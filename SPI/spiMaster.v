==> flow/design.v <==
interface ram_if (
    input logic clk
);
    logic wea, web;           
    logic [1:0] addra, addrb;  
    logic [3:0] dina, dinb;    
    logic [3:0] douta, doutb;  
    modport DUT (
        input clk, wea, web, addra, addrb, dina, dinb,
        output douta, doutb
    );
endinterface
interface spi_if (
    input logic clk
);
    logic reset;
    logic [15:0] dataIn;
    logic spi_CS;
    logic spi_sclk;
    logic spiData;
    logic [4:0] counter;
    modport DUT (
        input clk, reset, dataIn,
        output spi_CS, spi_sclk, spiData, counter
    );
endinterface
interface traffic_if (input logic clk);
  logic reset;            
  logic [1:0] light_ns;   
  modport dut (input clk, reset, output light_ns);      
endinterface
module spiMaster(
	input wire clk,  
	input wire reset, 
	input wire [15:0] dataIn,  
	output wire spi_CS,
	output wire spi_sclk,  
	output wire spiData,
	output [4:0] counter
);
reg MOSI;
reg [4:0] count;
reg cs;
reg sclk;
reg [2:0] state;
always @(posedge clk or posedge reset)
	if(reset)
	begin
		MOSI <=0;
		count <= 5'd16;
		cs <=1'b1;
		sclk <=1'b0;
	end
	else
	begin
	case(state)
		0: begin
			sclk <=1'b0;
			cs <=1'b1;
			state<=3'b1;
		end
		1:begin
			sclk <=1'b0;
			cs <=1'b0;
			MOSI<=dataIn[count-1];
			count<=count-1;
			state<=2;
		end
		2:begin
			sclk <=1'b1;
			if(count>0)
				state<=1;
			else 
			begin
				count<=16;
				state<=0;
			end
		end
		default: state<=0;
		endcase
	end
assign spi_CS=cs;
assign spi_sclk=sclk;
assign spiData=MOSI;
assign counter=count;
endmodule
* Step by step through the tools: spiMaster
Tool output for the design above, in the order of the flow.
Lines are those of the file above, counted from 1.
A cell with -- has no value.
- Top :: spiMaster
- Clock input :: clk
- Cell library :: sky130hd
- Corner :: tt_025C_1v80

* Word-level counts
Source: Yosys, flattened and elaborated, memories not mapped. Widths are those after wreduce. Registers that Yosys merges into a memory's read port (data or address) are not register bits. Print and check cells do not count.
- $add $sub $neg :: 1
- Magnitude comparators :: 1
- Equality and inequality tests :: 3
- Shift-type cells :: 1
- Muxes and demuxes :: 6
- Reductions and logical operators :: 6
** Operator list (count)
- 16-bit by 32-bit indexed select with 1-bit output :: 1
- 5-bit case mux with 2-bit select :: 1
- 2-bit nonzero test :: 3
- 5-bit by 1-bit subtractor with 6-bit output with constant B :: 1
- 2-bit case mux with 3-bit select :: 1
- 5-bit by 1-bit > comparator with 1-bit output with constant B :: 1
- 5-bit 2-to-1 mux :: 1
- 1-bit case mux with 2-bit select :: 2
- 3-bit by 1-bit == test with 1-bit output with constant B :: 1
- 3-bit by 2-bit == test with 1-bit output with constant B :: 1
- 3-bit zero test :: 1
- 2-bit inequality test with constant B :: 1
- 2-bit AND reduction :: 1
- 2-bit OR reduction :: 1
- 1-bit 2-to-1 mux :: 1
- Register bits :: 11
- Input bits :: 18
- Output and inout port bits :: 8

* Logic depth
Depth = most cells in a row (Yosys ltp): at word level without a register or memory, in the mapped netlist without a sequential cell, where the memories' decode and read muxes count.
- Depth after elaboration :: 3
- ABC_AREA :: 0
- Mapped depth :: 7
- Mapped depth without buffers :: 6

* After synthesis
Source: synth_stat.txt of the flow (Yosys; design flattened, memories mapped). It holds for the ABC_AREA given above (unset counts as 0); a run with the other value may have another netlist.
- Standard cells after synthesis :: 61
- Chip area (Yosys) :: 673.1 um2
- Sequential area :: 272.8 um2
- Mapped flip-flops :: 11
- Buffers :: 2
** Cell types (count)
- sky130_fd_sc_hd__dfrtp_1 :: 6
- sky130_fd_sc_hd__mux4_1 :: 4
- sky130_fd_sc_hd__dfstp_2 :: 2
- sky130_fd_sc_hd__dfxtp_1 :: 2
- sky130_fd_sc_hd__edfxtp_1 :: 1
- sky130_fd_sc_hd__nand2_1 :: 8
- sky130_fd_sc_hd__xnor2_1 :: 3
- sky130_fd_sc_hd__ha_1 :: 2
- sky130_fd_sc_hd__mux4_2 :: 1
- sky130_fd_sc_hd__nor2_1 :: 6
- sky130_fd_sc_hd__nor2b_1 :: 3
- sky130_fd_sc_hd__xor2_1 :: 2
- sky130_fd_sc_hd__a21oi_1 :: 3
- sky130_fd_sc_hd__o21ai_1 :: 3
- sky130_fd_sc_hd__buf_6 :: 1
- sky130_fd_sc_hd__inv_1 :: 3
- sky130_fd_sc_hd__mux2_2 :: 1
- sky130_fd_sc_hd__a31o_1 :: 1
Other cell types: 9; their cells: 9.

* Worst setup path after synthesis
Path of least setup slack by OpenSTA after synthesis, without wires, with an ideal clock, recovery checks aside; 20% of the period is set as input and as output delay. Where synthesis merged equal registers, the netlist keeps one of their names.
- Path type :: register to register
- Start :: reg count[0]
- End :: reg MOSI
- Period :: 4.06 ns
- Time at the first pin :: 0.000 ns
- Arrival :: 2.086 ns
- Slack :: 1.854 ns
- Path delay :: 2.206 ns
- Stages on the path :: 8
- Buffers on the path :: 1
- Period reached after synthesis :: 2.206 ns
"path delay" = arrival - input delay + setup time.
"stages on the path" counts driving pins, that of a launching flip-flop among them; a cell with two outputs on the path counts twice.
"period reached after synthesis" = period - worst setup slack (recovery checks aside). The figure is calculated, with input and output delays left at 20% of the set period.
Between the ends stands the longest chain of elaborated cells between them, by number of cells; it is not shown to be the way that was timed. Of several equally long chains one is given.
Each line given opens the expression or statement behind the cell; cells for indexed reads and writes are added by Yosys, which also makes memories of some case tables.
At most two assigning lines are given for a register; there are more.
- Cell sequence :: sky130_fd_sc_hd__dfrtp_1 sky130_fd_sc_hd__buf_6 sky130_fd_sc_hd__inv_1 sky130_fd_sc_hd__ha_1 sky130_fd_sc_hd__xor2_1 sky130_fd_sc_hd__mux4_1 sky130_fd_sc_hd__mux4_2 sky130_fd_sc_hd__a31o_1
- Length of the longest elaborated chain :: 2
- Elaborated cells between the ends (all ways) :: 2
- Those cells by class :: 1 x add/sub; 1 x shift
** RTL lines, path after synthesis
- start: declaration :: RTL line 42 : reg [4:0] count;
- start: assignment :: RTL line 50 : count <= 5'd16;
- start: assignment :: RTL line 66 : count<=count-1;
- 5-bit by 1-bit subtractor with 6-bit output :: RTL line 65 : MOSI<=dataIn[count-1];
- 16-bit by 32-bit indexed select with 1-bit output :: RTL line 65
- end: assignment :: RTL line 49 : MOSI <=0;
- end: assignment :: RTL line 65
- end: declaration :: RTL line 41 : reg MOSI;

* Worst path after layout
From the final timing report of flow run 1: the path of least setup slack in the routed layout; clock arrival at registers is part of the times.
- Path type :: register to register
- Start :: reg count[0]
- End :: reg MOSI
- Period :: 1.81 ns
- Time at the first pin :: 0.24 ns
- Arrival :: 2.21 ns
- Slack :: -0.27 ns
- Stages on the path :: 8
- Buffers on the path :: 1
Between the ends stands the longest chain of elaborated cells between them, by number of cells; it is not shown to be the way that was timed. Of several equally long chains one is given.
At most two assigning lines are given for a register; there are more.
- Cell sequence :: sky130_fd_sc_hd__dfrtp_1 sky130_fd_sc_hd__buf_6 sky130_fd_sc_hd__inv_4 sky130_fd_sc_hd__ha_4 sky130_fd_sc_hd__xor2_4 sky130_fd_sc_hd__mux4_2 sky130_fd_sc_hd__mux4_2 sky130_fd_sc_hd__a31o_1
- Length of the longest elaborated chain :: 2
- Elaborated cells between the ends (all ways) :: 2
- Those cells by class :: 1 x add/sub; 1 x shift
** RTL lines, path post-layout
- start: declaration :: RTL line 42 : reg [4:0] count;
- start: assignment :: RTL line 50 : count <= 5'd16;
- start: assignment :: RTL line 66 : count<=count-1;
- 5-bit by 1-bit subtractor with 6-bit output :: RTL line 65 : MOSI<=dataIn[count-1];
- 16-bit by 32-bit indexed select with 1-bit output :: RTL line 65
- end: assignment :: RTL line 49 : MOSI <=0;
- end: assignment :: RTL line 65
- end: declaration :: RTL line 41 : reg MOSI;

# Flow runs of spiMaster

Stored flow runs of spiMaster (2 of them; Yosys, OpenROAD, sky130hd). They differ in their settings and are not a sequence. Constraints: input delay and output delay 20% of the set period each, output load 0.01 pF.
"period reached" is the run's clock period less its worst setup slack. It is reckoned from that one timing run; input and output delays stay at 20% of the period that was set.
"time used up by the worst setup path" means the part of the period allowed to the worst setup path (the constraints hold back 20% at inputs and 20% at outputs) less its slack; where the path has registers, the arrival times of their clocks count too.
"overall power" rests on the timing tool's default activity at the inputs, not on a simulated workload.

* Flow run 1
** Files
==> flow/run.sh <==
#!/bin/bash
# the make line also repeats the synthesis and layout settings of config.mk as NAME=value (left out here)
make -C /OpenROAD-flow-scripts/flow DESIGN_CONFIG=/design/flow/config.mk WORK_HOME=/design/flow/orfs CLKGATE_MAP_FILE= finish
==> flow/config.mk <==
export PLATFORM = sky130hd
export DESIGN_NAME = spiMaster
export DESIGN_NICKNAME = spiMaster
export VERILOG_FILES = /design/flow/design.v
export SDC_FILE = /design/flow/constraint.sdc
export NUM_CORES = 4
export LEC_CHECK = 0
export CAP_MARGIN = 20
export CORE_MARGIN = 9
export CORE_UTILIZATION = 18
export CTS_CLUSTER_SIZE = 13
export GPL_TIMING_DRIVEN = 0
export MIN_ROUTING_LAYER = met2
export PLACE_DENSITY_LB_ADDON = 0.17
export SLEW_MARGIN = 30
==> flow/constraint.sdc <==
create_clock -name core_clock -period 1.81 [get_ports {clk}]
set_input_delay 0.3620 -clock core_clock [delete_from_list [all_inputs] [get_ports {clk}]]
set_output_delay 0.3620 -clock core_clock [all_outputs]
set_load 0.01 [all_outputs]
** Results
- Overall power :: 0.001874 W
- Period reached :: 2.078 ns
- Utilization of the finished layout :: 31.9%
- Chip area in the Yosys report :: 673.1 um2
- Lowest setup slack :: -0.268 ns
- Standard-cell area of the final layout :: 1104.8 um2
- Time used up by the worst setup path :: 2.08 ns
- Class of the worst setup path :: register to register
- Overall die area :: 6265.5 um2
- Smallest hold slack :: 0.425 ns
- Setup TNS :: -0.268 ns

* Flow run 2
** Files
==> flow/run.sh <==
#!/bin/bash
# the make line also repeats the synthesis and layout settings of config.mk as NAME=value (left out here)
make -C /OpenROAD-flow-scripts/flow DESIGN_CONFIG=/design/flow/config.mk WORK_HOME=/design/flow/orfs CLKGATE_MAP_FILE= finish
==> flow/config.mk <==
export PLATFORM = sky130hd
export DESIGN_NAME = spiMaster
export DESIGN_NICKNAME = spiMaster
export VERILOG_FILES = /design/flow/design.v
export SDC_FILE = /design/flow/constraint.sdc
export NUM_CORES = 4
export LEC_CHECK = 0
export CAP_MARGIN = 20
export CELL_PAD_IN_SITES_DETAIL_PLACEMENT = 0
export CORE_ASPECT_RATIO = 0.76
export CORE_MARGIN = 2
export CORE_UTILIZATION = 72
export GPL_ROUTABILITY_DRIVEN = 1
export MAX_ROUTING_LAYER = met4
export MIN_ROUTING_LAYER = met1
export PLACE_DENSITY = 0.66
export SLEW_MARGIN = 20
==> flow/constraint.sdc <==
create_clock -name core_clock -period 1.77 [get_ports {clk}]
set_input_delay 0.3540 -clock core_clock [delete_from_list [all_inputs] [get_ports {clk}]]
set_output_delay 0.3540 -clock core_clock [all_outputs]
set_load 0.01 [all_outputs]
** Results
Stopped before the end: floorplanning reported PDN-0185.
