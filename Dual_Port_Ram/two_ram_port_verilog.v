==> flow/design.v <==
interface ram_if (
    input logic clk
);
    logic wea, web;           
    logic [1:0] addra, addrb;  
    logic [3:0] dina, dinb;    
    logic [3:0] douta, doutb;  
    modport DUT (
        input clk, wea, web, addra, addrb, dina, dinb,
        output douta, doutb
    );
endinterface
interface spi_if (
    input logic clk
);
    logic reset;
    logic [15:0] dataIn;
    logic spi_CS;
    logic spi_sclk;
    logic spiData;
    logic [4:0] counter;
    modport DUT (
        input clk, reset, dataIn,
        output spi_CS, spi_sclk, spiData, counter
    );
endinterface
interface traffic_if (input logic clk);
  logic reset;            
  logic [1:0] light_ns;   
  modport dut (input clk, reset, output light_ns);      
endinterface
module two_ram_port_verilog (
    input wire clk,
    input wire wea, web,   
    input wire [1:0] addra, addrb,  
    input wire [3:0] dina, dinb,  
    output reg [3:0] douta, doutb  
);
     reg [3:0] mem0, mem1, mem2, mem3;
    always @(posedge clk) begin
        if (wea && web &&(addra==addrb)) begin  
            case (addra)
                2'b00: mem0 <= dina;
                2'b01: mem1 <= dina;
                2'b10: mem2 <= dina;
                2'b11: mem3 <= dina;
            endcase
        end
		else begin
		if (wea) begin
            case (addra)
                2'b00: mem0 <= dina;
                2'b01: mem1 <= dina;
                2'b10: mem2 <= dina;
                2'b11: mem3 <= dina;
            endcase
        end
        if (web) begin
            case (addrb)
                2'b00: mem0 <= dinb;
                2'b01: mem1 <= dinb;
                2'b10: mem2 <= dinb;
                2'b11: mem3 <= dinb;
            endcase
        end
		end
		end
    always @(*) begin
        case (addra)
            2'b00: douta = mem0;
            2'b01: douta = mem1;
            2'b10: douta = mem2;
            2'b11: douta = mem3;
        endcase
    end
    always @(*) begin
        case (addrb)
            2'b00: doutb = mem0;
            2'b01: doutb = mem1;
            2'b10: doutb = mem2;
            2'b11: doutb = mem3;
        endcase
    end
endmodule
# ---- Tool chain data of two_ram_port_verilog
# What the tools print for two_ram_port_verilog, step after step.
# Line numbers count from 1 in the design file above.
# Library cell names are shortened.
# Not given: -
dict set report design {
  top_module {two_ram_port_verilog}
  clock {clk}
  cell_library {sky130hd}
  pvt_corner {tt_025C_1v80}
}

# ---- After elaboration
# Source: Yosys, flattened and elaborated, memories not mapped. Widths are those after wreduce; folded enables and synchronous resets count as part of the registers. Registers that Yosys merges into a memory's read port (data or address) are not register bits. Print and check cells do not count. Equal cells are merged and count once.
dict set report bits {
  regBits 16
  input_bits 15
  output_inout_bits 8
  word_cells 37
}
dict set report classes {
  equal 7
  muxes 22
  reduce_and_logical 4
}
# operator n
set op_table {}
lappend op_table {{4-bit 2-to-1 mux} 20}
lappend op_table {{4-bit parallel mux with 4-bit select} 2}
lappend op_table {{2-bit equality test (second input constant)} 4}
lappend op_table {{2-bit by 1-bit equality test with 1-bit output (second input constant)} 2}
lappend op_table {{2-bit zero test} 2}
lappend op_table {{1-bit logical AND} 2}
lappend op_table {{2-bit equality test} 1}

# ---- Depth
# Yosys ltp: most cells in a row. Word level: on the elaborated netlist, between registers, memories and ports. Mapped: between sequential cells and ports; inverters and the memories' decode and read muxes count.
dict set report depth {
  depth_word 6
  ABC_AREA 0
  mapped_depth 5
}

# ---- Mapped cells and area
# Yosys stat after the flow's synthesis: flattened, memories mapped to cells. It holds for the ABC_AREA given above (unset counts as 0); a run with the other value may have another netlist.
# The area totals of this step are shown rounded.
dict set report mapped {
  cell_count 124
  mapped_area_um2 1206
  seq_area_um2 320.3
  flip_flops 16
  n_buf 8
}
# cell n area_total_um2
set types {}
lappend types {dfxtp_1 16 320.307}
lappend types {mux4_2 8 180.173}
lappend types {mux2i_1 11 110.106}
lappend types {or3_1 16 100.096}
lappend types {a22oi_1 8 60.058}
lappend types {o21ai_0 12 60.058}
lappend types {a32oi_1 4 35.034}
lappend types {xnor2_2 2 32.531}
lappend types {o211a_1 3 30.029}
lappend types {nand3_1 5 25.024}
lappend types {buf_6 2 22.522}
lappend types {nand2_1 6 22.522}
lappend types {buf_2 4 20.019}
lappend types {o21ai_1 4 20.019}
lappend types {nor2_1 5 18.768}
lappend types {nor3b_4 1 18.768}
lappend types {and3b_1 2 17.517}
lappend types {buf_4 2 15.014}
# Other cell types: 11; their cells: 13.

# ---- Timing after synthesis
# Source: OpenSTA report_checks on the synthesized netlist (no wires, ideal clock, input and output delay 20% of the period each), path of least setup slack; recovery checks are left aside. Register names are those of the netlist, which keeps one name where synthesis merged equal registers.
dict set report synth_timing {
  path_kind {input-to-output}
  startpoint {input addra[1]}
  endpoint {output douta[2]}
  clock_period_ns 2.45
  in_delay_ns 0.490
  out_delay_ns 0.490
  t_first_pin_ns 0.490
  t_arrival_ns 1.205
  t_required_ns 1.960
  path_slack_ns 0.755
  path_delay_ns 0.715
  stages 2
  synth_period_reached_ns 1.695
}
# "path_delay_ns" is the arrival time less input delay plus setup time.
# At an output port there is no setup time.
# "stages": output pins that drive a net of the path, with the launching flip-flop's if there is one; two outputs of one cell count as two.
# "synth_period_reached_ns" = period - worst setup slack (recovery checks aside). The figure is calculated, with input and output delays left at 20% of the set period.
# Between the ends stands the longest chain of elaborated cells between them, by number of cells; it is not shown to be the way that was timed. Of several equally long chains one is given.
# A line is the first line of the expression or statement that the cell stems from. Yosys adds cells for indexed reads and writes and turns some case tables into memories.
dict set report synth_between {
  path_cell_list {buf_2 mux4_2}
  elab_chain_len 2
  cells_between 5
  cone_classes {3 x eq/ne; 1 x mux; 1 x reduce/logical}
}
# item line
set synth_lines {}
lappend synth_lines {{from (decl)} 35} ;# input wire [1:0] addra, addrb,
lappend synth_lines {{2-bit equality test} 69} ;# case (addra)
lappend synth_lines {{4-bit parallel mux with 4-bit select} 69}
lappend synth_lines {{to (decl)} 37} ;# output reg [3:0] douta, doutb

# ---- Path in the finished layout
# Path of least setup slack in the final report of run A (OpenROAD, finished layout, wires in). Where an end is a register, its clock arrival counts in the times.
dict set report layout_timing {
  path_kind {reg-to-output}
  startpoint {register mem3[0]}
  endpoint {output doutb[0]}
  clock_period_ns 1.23
  out_delay_ns 0.25
  t_first_pin_ns 0.26
  t_arrival_ns 1.23
  t_required_ns 0.98
  path_slack_ns -0.24
  stages 3
}
# Between the ends stands the longest chain of elaborated cells between them, by number of cells; it is not shown to be the way that was timed. Of several equally long chains one is given.
# At most two assigning lines are given for a register; there are more.
dict set report layout_between {
  path_cell_list {dfxtp_2 mux4_2 buf_6}
  elab_chain_len 1
  cells_between 1
  cone_lines 1
  cone_classes {1 x mux}
}
# item line
set layout_lines {}
lappend layout_lines {{from (decl)} 39} ;# reg [3:0] mem0, mem1, mem2, mem3;
lappend layout_lines {{from (assign)} 46} ;# 2'b11: mem3 <= dina;
lappend layout_lines {{from (assign)} 55} ;# 2'b11: mem3 <= dina;
lappend layout_lines {{4-bit parallel mux with 4-bit select} 77} ;# case (addrb)
lappend layout_lines {{to (decl)} 37} ;# output reg [3:0] douta, doutb

# Record of 2 stored runs of the RTL-to-layout flow on two_ram_port_verilog, platform sky130hd. The runs are unordered. Constraints: input delay and output delay 20% of the set period each, output load 0.01 pF.
# By "clock_period_reached_ns" is meant the clock period of the run minus its worst setup slack. This is arithmetic on one report: input and output delays are still those of the set period (20% each).
# "timing.worst_path_ns" is the time allowed to the run's worst setup path (the clock period less input and output delay, where it has them) less its slack. Clock arrival times count: a late capture clock shortens it, a late launch clock lengthens it.
# "power.total_w" rests on the timing tool's default activity at the inputs, not on a simulated workload.
# The results are shown rounded.
run="run A" settings period_ns=1.23 CORE_UTILIZATION=41 PLACE_DENSITY=0.81 CORE_ASPECT_RATIO=1.52 ABC_AREA=0 GPL_ROUTABILITY_DRIVEN=0 CAP_MARGIN=35 CORE_MARGIN=2 SLEW_MARGIN=20
run="run A" results timing.worst_path_ns=1.23 worstPathKind="reg-to-output" yosys_chip_area_um2=1206 final_setup_tns_ns=-1.782 cell_area_final_um2=1922 layout_utilization_pct=68.1 power.total_w=0.002171 final_die_area_um2=3401 clock_period_reached_ns=1.473 final_setup_ws_ns=-0.243
run="run B" settings period_ns=1.94 CORE_UTILIZATION=61 SETUP_SLACK_MARGIN=0.19 PLACE_DENSITY_LB_ADDON=0.08 HOLD_SLACK_MARGIN=0.12 CORE_ASPECT_RATIO=1.16 CELL_PAD_IN_SITES_DETAIL_PLACEMENT=2 GPL_TIMING_DRIVEN=1 GPL_ROUTABILITY_DRIVEN=1 CTS_CLUSTER_DIAMETER=215 CAP_MARGIN=40 SLEW_MARGIN=20 CORE_MARGIN=2
run="run B" outcome="stopped before the end: placement reported DPL-0033"
